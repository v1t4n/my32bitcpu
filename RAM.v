==> flow/design.v <==
 module RAM(
	input CLK,
	input RST,
	input [5:0] ADDR,
	input [31:0] data_in,
	input WE0,
	output [31:0] ReadData,
	output [9:0]M0
	);
	reg[31:0] m[31:0];  
	assign ReadData = m[ADDR];
	assign M0 = m[6'b0][9:0];
	integer i;
	always @(posedge CLK) begin
		if(WE0) m[ADDR] <= data_in;
		if(RST)begin
			for(i=0;i<32;i=i+1)
				m[i]=0;
		end
	end
endmodule
**From RTL to reports: RAM**

The steps from the RTL of RAM to its reports follow in flow order.
Lines are those of the file above, counted from 1.
Library cell names are shortened.
Not given: n/a

- Top: RAM
- Clock port: CLK
- Cell library: sky130hd
- Library corner: tt_025C_1v80

**Word level**

Counts by Yosys on the flattened word-level netlist (proc, flatten, opt, wreduce; memories kept). Register bits leave out memories and registers merged into their read ports (data or address); mux counts leave out enables and synchronous resets folded into registers. Print and check cells are left out. Cells with the same type and inputs are merged into one.
Memory sizes are those after Yosys's memory passes, which may raise the word count (mostly to a power of two), join words into wider ones and drop unused or constant bits.

- Multiplexer cells: 4

Operators with widths:

| kind | number |
|---|---|
| 32-bit 2-to-1 mux | 1 |
| 5-bit 2-to-1 mux | 1 |
| 1-bit 2-to-1 mux | 2 |

- Register bits after elaboration: 0
- Bits in writable memories: 1024
- Memory cells: 1
- Input bits: 41
- Output and inout bits: 42
- Cells after elaboration: 5

Memory list:

| name | words | width | RTL line | text |
|---|---|---|---|---|
| m | 32 | 32 | 10 | `reg[31:0] m[31:0];` |

**Logic depth**

Depth = most cells in a row (Yosys ltp): at word level without a register or memory, in the mapped netlist without a sequential cell, where the memories' decode and read muxes count.

- Depth in word-level cells: 1
- ABC_AREA: 0
- Depth in mapped cells: 8
- Gate-level depth less buffers: 4

**Mapped cells and area**

Yosys stat after the flow's synthesis: flattened, memories mapped to cells. It holds for the ABC_AREA given above (unset counts as 0); a run with the other value may have another netlist.

Cell types:

| cell type | number |
|---|---|
| dfxtp_1 | 1024 |
| nand2_1 | 2097 |
| a21oi_1 | 1024 |
| mux2i_1 | 512 |
| o22ai_1 | 256 |
| clkbuf_1 | 373 |
| buf_2 | 169 |
| nor4_1 | 64 |
| buf_4 | 11 |
| nor3_2 | 8 |
| nand4bb_1 | 6 |
| nand3_1 | 13 |
| nor2_1 | 17 |
| or4b_1 | 4 |
| and3_1 | 6 |
| nand4b_1 | 4 |
| buf_6 | 3 |
| or3_1 | 5 |

Not listed: further types 12, cells in them 22.

- Cells in the netlist: 5618
- Mapped area: 43570.5 µm²
- Sequential area: 20499.7 µm²
- Flip-flops: 1024
- Buffer cells: 556

**Timing after synthesis**

Source: OpenSTA report_checks on the synthesized netlist (no wires, ideal clock, input and output delay 20% of the period each), path of least setup slack; recovery checks are left aside. Register names are those of the netlist, which keeps one name where synthesis merged equal registers.

- Kind: input port to output port
- Start: input ADDR[1]
- End: output ReadData[11]
- Period: 3.22 ns
- Output delay: 0.644 ns
- Arrival: 2.116 ns
- Setup slack: 0.460 ns
- Path delay: 1.472 ns
- Driving pins on the path: 7
- Buffers on the path: 3
- Synthesis period reached: 2.76 ns

"path delay" = arrival - input delay + setup time.
At an output port there is no setup time.
"driving pins on the path" counts driving pins, that of a launching flip-flop among them; a cell with two outputs on the path counts twice.
"synthesis period reached" is the clock period less the worst setup slack; recovery checks do not enter. This is arithmetic on one report: input and output delays are still those of the set period (20% each).
The rows between start and end are the longest chain of elaborated cells between them; the timing report does not say that the signal goes this way. Where chains are equally long, one stands for them.
A line is the first line of the expression or statement that the cell stems from. Yosys adds cells for indexed reads and writes and turns some case tables into memories.
A memory read counts as a cell of the chain, while the word-level depth stops at memories.

- Path through: buf_2 -> buf_2 -> clkbuf_1 -> mux2i_1 -> o22ai_1 -> nor4_1 -> nand2_1
- Length of the longest elaborated chain: 1
- Elaborated cells on any way between the ends: 1

Ends and longest elaborated chain, post-synthesis:

| element | RTL line | text |
|---|---|---|
| from (decl) | 4 | `input [5:0] ADDR,` |
| memory read 32 x 32 bit | 10 | `reg[31:0] m[31:0];` |
| to (decl) | 7 | `output [31:0] ReadData,` |

**Timing after layout**

Path of least setup slack in the final report of entry B (OpenROAD, finished layout, wires in). Where an end is a register, its clock arrival counts in the times.

- Kind: input port to output port
- Start: input ADDR[3]
- End: output ReadData[19]
- Period: 3.38 ns
- Output delay: 0.68 ns
- Arrival: 2.72 ns
- Setup slack: -0.02 ns
- Driving pins on the path: 10
- Buffers on the path: 6

The rows between start and end are the longest chain of elaborated cells between them; the timing report does not say that the signal goes this way. Where chains are equally long, one stands for them.
A memory read counts as a cell of the chain, while the word-level depth stops at memories.

- Path through: clkbuf_4 -> bufbuf_16 -> nand4b_1 -> buf_6 -> bufbuf_16 -> o22ai_1 -> nor4_1 -> buf_4 -> nand2_1 -> dlygate4sd2_1
- Length of the longest elaborated chain: 1
- Elaborated cells on any way between the ends: 1

Ends and longest elaborated chain, post-layout:

| element | RTL line | text |
|---|---|---|
| from (decl) | 4 | `input [5:0] ADDR,` |
| memory read 32 x 32 bit | 10 | `reg[31:0] m[31:0];` |
| to (decl) | 7 | `output [31:0] ReadData,` |

# Flow runs of RAM

Below are 2 stored runs of the flow (Yosys, OpenROAD; platform sky130hd) on RAM, each with its settings and what was measured, unordered. Constraints: input delay and output delay 20% of the set period each, output load 0.01 pF.
"reached clock period" is the run's clock period less its worst setup slack. It is reckoned from that one timing run; input and output delays stay at 20% of the period that was set.
"time on the worst setup path" means the part of the period allowed to the worst setup path (the constraints hold back 20% at inputs and 20% at outputs) less its slack; where the path has registers, the arrival times of their clocks count too.
"total power after layout" rests on the timing tool's default activity at the inputs, not on a simulated workload.

### Entry A

==> flow/run.sh <==
#!/bin/bash
# the make line also repeats the synthesis and layout settings of config.mk as NAME=value (left out here)
make -C /OpenROAD-flow-scripts/flow DESIGN_CONFIG=/design/flow/config.mk WORK_HOME=/design/flow/orfs CLKGATE_MAP_FILE= finish
==> flow/config.mk <==
export PLATFORM = sky130hd
export DESIGN_NAME = RAM
export DESIGN_NICKNAME = RAM
export VERILOG_FILES = /design/flow/design.v
export SDC_FILE = /design/flow/constraint.sdc
export NUM_CORES = 4
export LEC_CHECK = 0
export CAP_MARGIN = 25
export CELL_PAD_IN_SITES_DETAIL_PLACEMENT = 0
export CELL_PAD_IN_SITES_GLOBAL_PLACEMENT = 3
export CORE_ASPECT_RATIO = 1.46
export CORE_MARGIN = 2
export CORE_UTILIZATION = 56
export CTS_CLUSTER_SIZE = 32
export GPL_ROUTABILITY_DRIVEN = 0
export MAX_ROUTING_LAYER = met4
export MIN_ROUTING_LAYER = met2
export SETUP_SLACK_MARGIN = 0.47
export SLEW_MARGIN = 20
==> flow/constraint.sdc <==
create_clock -name core_clock -period 3.36 [get_ports {CLK}]
set_input_delay 0.6720 -clock core_clock [delete_from_list [all_inputs] [get_ports {CLK}]]
set_output_delay 0.6720 -clock core_clock [all_outputs]
set_load 0.01 [all_outputs]

Outcome of entry A: did not finish, placement stopped with GPL-0301

### Entry B

==> flow/run.sh <==
#!/bin/bash
# the make line also repeats the synthesis and layout settings of config.mk as NAME=value (left out here)
make -C /OpenROAD-flow-scripts/flow DESIGN_CONFIG=/design/flow/config.mk WORK_HOME=/design/flow/orfs CLKGATE_MAP_FILE= finish
==> flow/config.mk <==
export PLATFORM = sky130hd
export DESIGN_NAME = RAM
export DESIGN_NICKNAME = RAM
export VERILOG_FILES = /design/flow/design.v
export SDC_FILE = /design/flow/constraint.sdc
export NUM_CORES = 4
export LEC_CHECK = 0
export CAP_MARGIN = 20
export CORE_ASPECT_RATIO = 1.89
export CORE_MARGIN = 6
export CORE_UTILIZATION = 48
export CTS_CLUSTER_SIZE = 97
export GPL_TIMING_DRIVEN = 1
export PLACE_DENSITY_LB_ADDON = 0.22
export SLEW_MARGIN = 20
==> flow/constraint.sdc <==
create_clock -name core_clock -period 3.38 [get_ports {CLK}]
set_input_delay 0.6760 -clock core_clock [delete_from_list [all_inputs] [get_ports {CLK}]]
set_output_delay 0.6760 -clock core_clock [all_outputs]
set_load 0.01 [all_outputs]

Results of entry B:
- Worst-case hold slack: 0.447 ns
- Std-cell area (final layout): 51784.7 µm²
- Worst setup slack after layout: -0.017 ns
- Die footprint: 98515.0 µm²
- Final utilization: 57.7 %
- Total power after layout: 0.024821 W
- Total negative slack: -0.017 ns
- Reached clock period: 3.397 ns
- Post-synthesis cell area: 43570.5 µm²
- Time on the worst setup path: 2.04 ns
- Kind of the worst setup path: input port to output port
