==> flow/design.v <==
 module REGISTER(
	input CLK,
	input RST,
	input [4:0] REGNUM0,REGNUM1,REGNUM2,  
	input [31:0] data_in,
	input WE0,  
	output [31:0] DOUT0,DOUT1
	);
	reg[31:0] r[15:0];  
	assign DOUT0 = (REGNUM0==0) ? 0 : r[REGNUM0];
	assign DOUT1 = (REGNUM1==0) ? 0 : r[REGNUM1];
	integer i;
	always @(posedge CLK) begin
		if(WE0) r[REGNUM2] <= data_in;
		if(RST)begin
			for(i=0;i<16;i=i+1)
				r[i]=0;
		end
	end
endmodule
# From RTL to reports: REGISTER
# The steps from the RTL of REGISTER to its reports follow in flow order.
# Lines are those of the file above, counted from 1.
# Operators: Yosys type, input widths -> output width; for muxes data width and select width s.
# Cell names lack the library's common part.
# A cell with - has no value.
# inputs
design	REGISTER
clk_port	CLK
lib	sky130hd
corner	tt_025C_1v80

# After elaboration
# Source: Yosys, flattened and elaborated, memories not mapped. Widths are those after wreduce; folded enables and synchronous resets count as part of the registers. Registers that Yosys merges into a memory's read port (data or address) are not register bits. Print and check cells do not count. Equal cells are merged and count once.
# Yosys's memory passes give these memory sizes; they may raise the number of words (mostly to a power of two), join words into wider ones and drop unused or constant bits.
# word_totals
word_cells	9
memories	1
ff_bits	0
ramBits	512
in_bits	50
# memory_table
memory	words	width	line	source
r	16	32	9	reg[31:0] r[15:0];
# classes
n_mux	6
reduce_logical	2
# op_table
cell	n
$mux 32	3
$logic_not 5->1	2
$mux 4	1
$mux 1	2

# Logic depth
# Yosys ltp: most cells in a row. Word level: on the elaborated netlist, between registers, memories and ports. Mapped: between sequential cells and ports; inverters and the memories' decode and read muxes count.
# depth
word_depth	2
ABC_AREA	0
mapped_depth	8
mapped_depth_nobuf	4

# Netlist
# Source: synth_stat.txt of the flow (Yosys; design flattened, memories mapped). It holds for the ABC_AREA given above (unset counts as 0); a run with the other value may have another netlist.
# mapped
ff_cells	512
seqArea_um2	10249.8
mapped_area_um2	25753.4
stdcells	3072
buf_cells	321
# by_type
cell_type	n
dfxtp_1	512
nand2_1	1087
mux4_2	155
a21oi_1	514
mux2i_1	199
a22oi_1	112
clkbuf_1	211
buf_2	84
o22ai_1	36
nand3_1	36
a221o_1	13
a22o_1	13
buf_4	12
o21ai_0	14
nor2_1	13
buf_6	4
nor2b_1	7
nor3_1	7
# Not listed: further types 23, cells in them 43.

# Path before layout
# Path of least setup slack by OpenSTA after synthesis, without wires, with an ideal clock, recovery checks aside; 20% of the period is set as input and as output delay. Where synthesis merged equal registers, the netlist keeps one of their names.
# synth_path
path_type	input to output
start	input REGNUM1[0]
end	output DOUT1[16]
arrival_time_ns	1.874
slack_ns	0.198
period_ns	2.59
path_buffers	2
in_delay_ns	0.518
path_delay_ns	1.356
driving_pins	4
period_less_setup_slack_ns	2.392
# "path_delay_ns" = arrival - input delay + setup time.
# At an output port there is no setup time.
# "driving_pins": output pins that drive a net of the path, with the launching flip-flop's if there is one; two outputs of one cell count as two.
# "period_less_setup_slack_ns" = period - worst setup slack (recovery checks aside). The figure is calculated, with input and output delays left at 20% of the set period.
# The rows between start and end are the longest chain of elaborated cells between them; the timing report does not say that the signal goes this way. Where chains are equally long, one stands for them.
# A line is the first line of the expression or statement that the cell stems from. Yosys adds cells for indexed reads and writes and turns some case tables into memories.
# The chain passes a memory read, where the word-level depth is cut; so it can be longer than that depth.
# synth_via
path_cell_list	buf_2 > buf_2 > mux4_2 > a221o_1
elab_chain_len	2
cone_cells	3
classes_between	mux (1); reduce/logical (1); memory (1)
# synth_rtl
element	line	source
from (decl)	4	input [4:0] REGNUM0,REGNUM1,REGNUM2,
$mem_v2 16x32	9	reg[31:0] r[15:0];
$mux 32	11	assign DOUT1 = (REGNUM1==0) ? 0 : r[REGNUM1];
to (decl)	7	output [31:0] DOUT0,DOUT1

# Worst path after layout
# From the final timing report of run 1: the path of least setup slack in the routed layout; clock arrival at registers is part of the times.
# layout_path
path_type	register to output
start	memory r[9][6]
end	output DOUT1[6]
period_ns	1.88
driving_pins	5
path_buffers	1
arrival_time_ns	2.20
slack_ns	-0.70
# The rows between start and end are the longest chain of elaborated cells between them; the timing report does not say that the signal goes this way. Where chains are equally long, one stands for them.
# The chain passes a memory read, where the word-level depth is cut; so it can be longer than that depth.
# layout_via
path_cell_list	dfxtp_2 > mux4_2 > a22o_1 > a221o_1 > buf_2
elab_chain_len	2
cone_cells	2
classes_between	mux (1); memory (1)
# layout_rtl
element	line	source
from (decl)	9	reg[31:0] r[15:0];
$mem_v2 16x32	9
$mux 32	11	assign DOUT1 = (REGNUM1==0) ? 0 : r[REGNUM1];
to (decl)	7	output [31:0] DOUT0,DOUT1

# Stored flow runs of REGISTER (2 of them; Yosys, OpenROAD, sky130hd). They differ in their settings and are not a sequence. Constraints: input delay and output delay 20% of the set period each, output load 0.01 pF.
# "period_reached_ns": clock period set for the run, less the worst setup slack. It is reckoned from that one timing run; input and output delays stay at 20% of the period that was set.
# "worstPathTime_ns": the worst setup path's part of the clock period (all of it between registers, 20% less for each end at a port) less its slack. A launch clock that arrives late makes it longer, a capture clock that arrives late makes it shorter.
# "power.total_mw" rests on the timing tool's default activity at the inputs, not on a simulated workload.
# A setting shown as . is not set for that run.
stored run	period_ns	CORE_UTILIZATION	SETUP_SLACK_MARGIN	HOLD_SLACK_MARGIN	CELL_PAD_IN_SITES_DETAIL_PLACEMENT	CAP_MARGIN	CORE_MARGIN	SLEW_MARGIN	CORE_ASPECT_RATIO	CELL_PAD_IN_SITES_GLOBAL_PLACEMENT	TNS_END_PERCENT	GPL_ROUTABILITY_DRIVEN	CTS_CLUSTER_SIZE	MIN_ROUTING_LAYER	MAX_ROUTING_LAYER	ys_area_um2	finish.stdcell_area_um2	layout_utilization_pct	worstPathTime_ns	worstPathKind	hold_ws_ns	power.total_mw	fin_tns_ns	design_die_area_um2	period_reached_ns	ws_setup_ns
run 1	1.88	29	-0.04	0.07	1	20	2	20	.	.	.	.	.	.	.	25753.4	36025.8	40.8	2.20	register to output	0.152	26.551	-27.683	91204.0	2.576	-0.696
run 2	4.59	41	0.36	.	0	20	2	20	0.95	3	95	0	88	met1	met5	25753.4	29669.7	47.7	2.45	input to output	0.467	10.015	0.000	64834.6	4.289	0.301
